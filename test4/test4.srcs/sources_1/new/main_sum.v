==> flow/design.v <==
`timescale 1ns / 1ps
module sum(
    input [1:0] a,
    input [1:0] b,
    input prev_p,
    output reg [1:0] y,
    output reg p
);
always @(a, b, prev_p) 
    {p, y} = a + b + prev_p;
endmodule
`timescale 1ns / 1ps
module main_sum(
    input [7:0] a,
    input [7:0] b,
    input clk,
    input start,
    output busy,
    output reg [7:0] y,
    output reg p
);
wire [1:0] sum_2bit;
wire p_2bit;
localparam IDLE = 1'b0;
localparam WORK = 1'b1;
reg [1:0] a_2bit, b_2bit;
reg p_2bit_prev = 0;
reg state = IDLE;
reg [3:0] i = 0;
sum mudule_sum(
 .a(a_2bit),
 .b(b_2bit),
 .prev_p(p_2bit_prev),
 .y(sum_2bit),
 .p(p_2bit)
);
assign busy = state;
always @(posedge clk) begin
    case(state)
       IDLE:
            if(start) begin 
                i <= 0;
                y <= 0;
                p <= 0;
                p_2bit_prev = 0;
                state <= WORK;
                a_2bit = {a[1], a[0]};    
                b_2bit = {b[1], b[0]};
            end
        WORK: begin      
            y[i] <= sum_2bit[0];
            y[i + 1] <= sum_2bit[1];
            if(i != 6) begin
                p_2bit_prev <= p_2bit;
                a_2bit <= {a[i + 3], a[i + 2]};    
                b_2bit <= {b[i + 3], b[i + 2]};
                i <= i + 2;
            end else begin
                p <= p_2bit;
                state <= IDLE;
            end
        end  
    endcase          
end
endmodule
## From RTL to reports: main_sum

The steps from the RTL of main_sum to its reports follow in flow order.
Lines are those of the file above, counted from 1.
Operators carry their Yosys type and port widths (W data, S select, Z words).
Library cell names are shortened.
The mark -- stands for no value.

- Top module: main_sum
- Clock input: clk
- Library: sky130hd
- Corner: tt_025C_1v80

## After elaboration

Source: Yosys, flattened and elaborated, memories not mapped. Widths are those after wreduce. Registers that Yosys merges into a memory's read port (data or address) are not register bits. Print and check cells do not count. Equal cells are merged and count once.

- Input bits: 18
- Output and inout port bits: 10
- Cells after elaboration: 54
- Flip-flop bits (word level): 19

- Eq/ne operators: 4
- Reductions and logical operators: 2
- Shifts and indexed selects: 8
- Muxes and demuxes: 19
- Add/sub/neg operators: 7
- Bitwise gates (word level): 7

Operators by type and width:

| cell | number |
|---|---|
| $shiftx A8 B32 Y1 | 3 |
| $shift A1 B33 Y8 | 1 |
| $shift A1 B33 Y8 const A | 1 |
| $neg A5 Y33 | 1 |
| $and A8 B8 Y8 | 2 |
| $or A8 B8 Y8 | 2 |
| $not A8 Y8 | 2 |
| $pmux W8 S2 | 1 |
| $add A4 B2 Y5 const B | 2 |
| $shift A1 B5 Y8 | 1 |
| $shift A1 B5 Y8 const A | 1 |
| $shiftx A8 B6 Y1 | 1 |
| $pmux W4 S2 | 1 |
| $mux W8 | 1 |
| $pmux W2 S2 | 2 |
| $mux W4 | 2 |
| $mux W2 | 4 |
| $pmux W1 S2 | 3 |
| $add A4 B1 Y5 const B | 1 |
| $neg A4 Y5 | 1 |
| $mux W1 | 5 |
| $ne A2 B2 Y1 const B | 2 |
| $reduce_and A2 Y1 | 2 |
| $ne A4 B3 Y1 const B | 1 |
| $add A2 B2 Y3 | 1 |
| $add A3 B1 Y3 | 1 |
| $ne A2 B1 Y1 const B | 1 |
| $not A1 Y1 | 1 |

## Longest topological paths

Longest topological path by Yosys (ltp), each cell counted once; first at word level (registers and memories cut), then after technology mapping (sequential cells cut; the memories' decode and read muxes count).

- Word-level depth: 8
- ABC_AREA: 0
- Mapped depth: 6
- Depth with buffers taken out: 6

## Mapped cells and area

Yosys stat after the flow's synthesis: flattened, memories mapped to cells. It holds for the ABC_AREA given above (unset counts as 0); a run with the other value may have another netlist.

Cells by type:

| cell | number | total area (sq um) |
|---|---|---|
| edfxtp_1 | 17 | 510.49 |
| ha_1 | 7 | 87.584 |
| mux2i_1 | 6 | 60.058 |
| nand2_1 | 15 | 56.304 |
| inv_1 | 13 | 48.797 |
| fa_1 | 2 | 40.038 |
| a21boi_0 | 4 | 30.029 |
| o221ai_1 | 3 | 26.275 |
| nor2b_1 | 4 | 25.024 |
| dfxtp_1 | 1 | 20.019 |
| o21a_1 | 2 | 15.014 |
| o21ai_0 | 3 | 15.014 |
| o221ai_2 | 1 | 15.014 |
| and2_1 | 2 | 12.512 |
| and4bb_2 | 1 | 12.512 |
| nor4_1 | 2 | 12.512 |
| buf_2 | 2 | 10.01 |
| nor3_1 | 2 | 10.01 |

Not listed: further types 10, cells in them 10.

- Buffers: 3
- Mapped area: 1074.8 sq um
- Area of sequential cells: 530.5 sq um
- Flip-flop cells: 18
- Cells in the netlist: 97

The figures by module come from a second, unflattened synthesis with its own total; it is not the netlist above.

- Cell total of the unflattened synthesis: 101
- Area total of the unflattened synthesis: 1111.1 sq um

Rows give one instance, submodules left out.

By module:

| module | seq. area (sq um) | cells | area (sq um) | times used |
|---|---|---|---|---|
| main_sum | 530.5 | 91 | 1041.0 | 1 |
| sum | 0.0 | 10 | 70.1 | 1 |

## Timing after synthesis

OpenSTA on the mapped netlist: ideal clock, no wires. The path of least setup slack (recovery checks aside). Input and output delay are each 20% of the period. Register names are those of the netlist, which keeps one name where synthesis merged equal registers.

- Path type: flip-flop to flip-flop
- From: reg a_2bit[0]
- To: reg y[1]
- Buffers on the path: 0
- Path delay: 1.836 ns
- Arrival time: 1.706 ns
- Time at the first pin: 0.000 ns
- Stages: 6
- Setup slack: 1.004 ns
- Required time: 2.710 ns
- Clock period: 2.84 ns
- Library setup time: 0.130 ns
- Synthesis period reached: 1.836 ns

"path delay" is the arrival time less input delay plus setup time.
"stages" counts driving pins, that of a launching flip-flop among them; a cell with two outputs on the path counts twice.
"synthesis period reached" = period - worst setup slack (recovery checks aside). The figure is calculated, with input and output delays left at 20% of the set period.
The rows between start and end are the longest chain of elaborated cells between them; the timing report does not say that the signal goes this way. Where chains are equally long, one stands for them.
Each line given opens the expression or statement behind the cell; cells for indexed reads and writes are added by Yosys, which also makes memories of some case tables.
Where a signal picks the word or bit written, the line may be left out of the assigning lines.

- Cell sequence: edfxtp_1 fa_1 inv_1 fa_1 nor4_1 o21a_1
- Length of the longest elaborated chain: 7
- Elaborated cells between the ends (all ways): 8
- Source lines of those cells: 4
- Those cells by class: add/sub (2); shift (2); mux (1); logic (3)

RTL lines, path post-synthesis:

| what | RTL line | source |
|---|---|---|
| from (decl) | 26 | `reg [1:0] a_2bit, b_2bit;` |
| from (assign) | 47 | `a_2bit = {a[1], a[0]};` |
| from (assign) | 55 | `a_2bit <= {a[i + 3], a[i + 2]};` |
| $add A2 B2 Y3 | 10 | `{p, y} = a + b + prev_p;` |
| $add A3 B1 Y3 | 10 |  |
| $shift A1 B5 Y8 | 51 | `y[i] <= sum_2bit[0];` |
| $or A8 B8 Y8 | 51 |  |
| $and A8 B8 Y8 | 52 | `y[i + 1] <= sum_2bit[1];` |
| $or A8 B8 Y8 | 52 |  |
| $pmux W8 S2 | 39 | `case(state)` |
| to (assign) | 43 | `y <= 0;` |
| to (assign) | 51 |  |
| to (decl) | 19 | `output reg [7:0] y,` |

## Timing after layout

From the final timing report of run 1: the path of least setup slack in the routed layout; clock arrival at registers is part of the times.

- Path type: flip-flop to flip-flop
- From: reg a_2bit[0]
- To: reg y[7]
- Required time: 2.69 ns
- Stages: 6
- Library setup time: 0.12 ns
- Time at the first pin: 0.29 ns
- Arrival time: 2.20 ns
- Clock period: 2.53 ns
- Buffers on the path: 0
- Setup slack: 0.50 ns

The rows between start and end are the longest chain of elaborated cells between them; the timing report does not say that the signal goes this way. Where chains are equally long, one stands for them.
Where a signal picks the word or bit written, the line may be left out of the assigning lines.

- Cell sequence: edfxtp_1 fa_1 inv_1 fa_1 nor4_1 o21a_1
- Length of the longest elaborated chain: 7
- Elaborated cells between the ends (all ways): 8
- Source lines of those cells: 4
- Those cells by class: add/sub (2); shift (2); mux (1); logic (3)

RTL lines, path after layout:

| what | RTL line | source |
|---|---|---|
| from (decl) | 26 | `reg [1:0] a_2bit, b_2bit;` |
| from (assign) | 47 | `a_2bit = {a[1], a[0]};` |
| from (assign) | 55 | `a_2bit <= {a[i + 3], a[i + 2]};` |
| $add A2 B2 Y3 | 10 | `{p, y} = a + b + prev_p;` |
| $add A3 B1 Y3 | 10 |  |
| $shift A1 B5 Y8 | 51 | `y[i] <= sum_2bit[0];` |
| $or A8 B8 Y8 | 51 |  |
| $and A8 B8 Y8 | 52 | `y[i + 1] <= sum_2bit[1];` |
| $or A8 B8 Y8 | 52 |  |
| $pmux W8 S2 | 39 | `case(state)` |
| to (assign) | 43 | `y <= 0;` |
| to (assign) | 51 |  |
| to (decl) | 19 | `output reg [7:0] y,` |

Memo
Re: implementation data of main_sum

Record of 2 stored runs of the RTL-to-layout flow on main_sum, platform sky130hd. The runs are unordered. Constraints: input delay and output delay 20% of the set period each, output load 0.01 pF.
"reached clock period": clock period set for the run, less the worst setup slack. It is reckoned from that one timing run; input and output delays stay at 20% of the period that was set.
"time on the worst setup path" is the time allowed to the run's worst setup path (the clock period less input and output delay, where it has them) less its slack. Clock arrival times count: a late capture clock shortens it, a late launch clock lengthens it.
"power consumption" is the tool's figure for a default switching activity; nothing was simulated.

### Run 1

Settings: `period_ns=2.53`, `CORE_UTILIZATION=49`, `SETUP_SLACK_MARGIN=0.14`, `PLACE_DENSITY=0.66`, `CELL_PAD_IN_SITES_DETAIL_PLACEMENT=1`, `TNS_END_PERCENT=5`, `CTS_CLUSTER_SIZE=95`, `CTS_CLUSTER_DIAMETER=300`, `CAP_MARGIN=25`, `MAX_ROUTING_LAYER=met4`, `CORE_MARGIN=2`, `SLEW_MARGIN=20`

- Yosys chip area after synthesis: 1074.8 sq um
- Total die area: 2584.2 sq um
- Standard-cell area of the final layout: 1402.6 sq um
- Post-route utilization: 0.694
- Setup slack of the critical path: 0.499 ns
- Final setup TNS: 0.000 ns
- Post-route worst hold slack: 0.657 ns
- Power consumption: 0.001781 W
- Reached clock period: 2.031 ns
- Time on the worst setup path: 2.03 ns
- Class of the worst setup path: flip-flop to flip-flop

### Run 2

Settings: `period_ns=1.34`, `CORE_UTILIZATION=37`, `SETUP_SLACK_MARGIN=0.29`, `PLACE_DENSITY=0.78`, `CORE_MARGIN=6`, `CELL_PAD_IN_SITES_GLOBAL_PLACEMENT=0`, `GPL_TIMING_DRIVEN=1`, `GPL_ROUTABILITY_DRIVEN=0`, `CTS_CLUSTER_SIZE=48`, `CTS_CLUSTER_DIAMETER=149`, `MIN_ROUTING_LAYER=met1`, `MAX_ROUTING_LAYER=met5`, `CAP_MARGIN=20`, `SLEW_MARGIN=20`

- Yosys chip area after synthesis: 1074.8 sq um
- Total die area: 4342.1 sq um
- Standard-cell area of the final layout: 1744.2 sq um
- Post-route utilization: 0.632
- Setup slack of the critical path: -0.505 ns
- Final setup TNS: -3.578 ns
- Post-route worst hold slack: 0.623 ns
- Power consumption: 0.004524 W
- Reached clock period: 1.845 ns
- Time on the worst setup path: 1.84 ns
- Class of the worst setup path: flip-flop to flip-flop
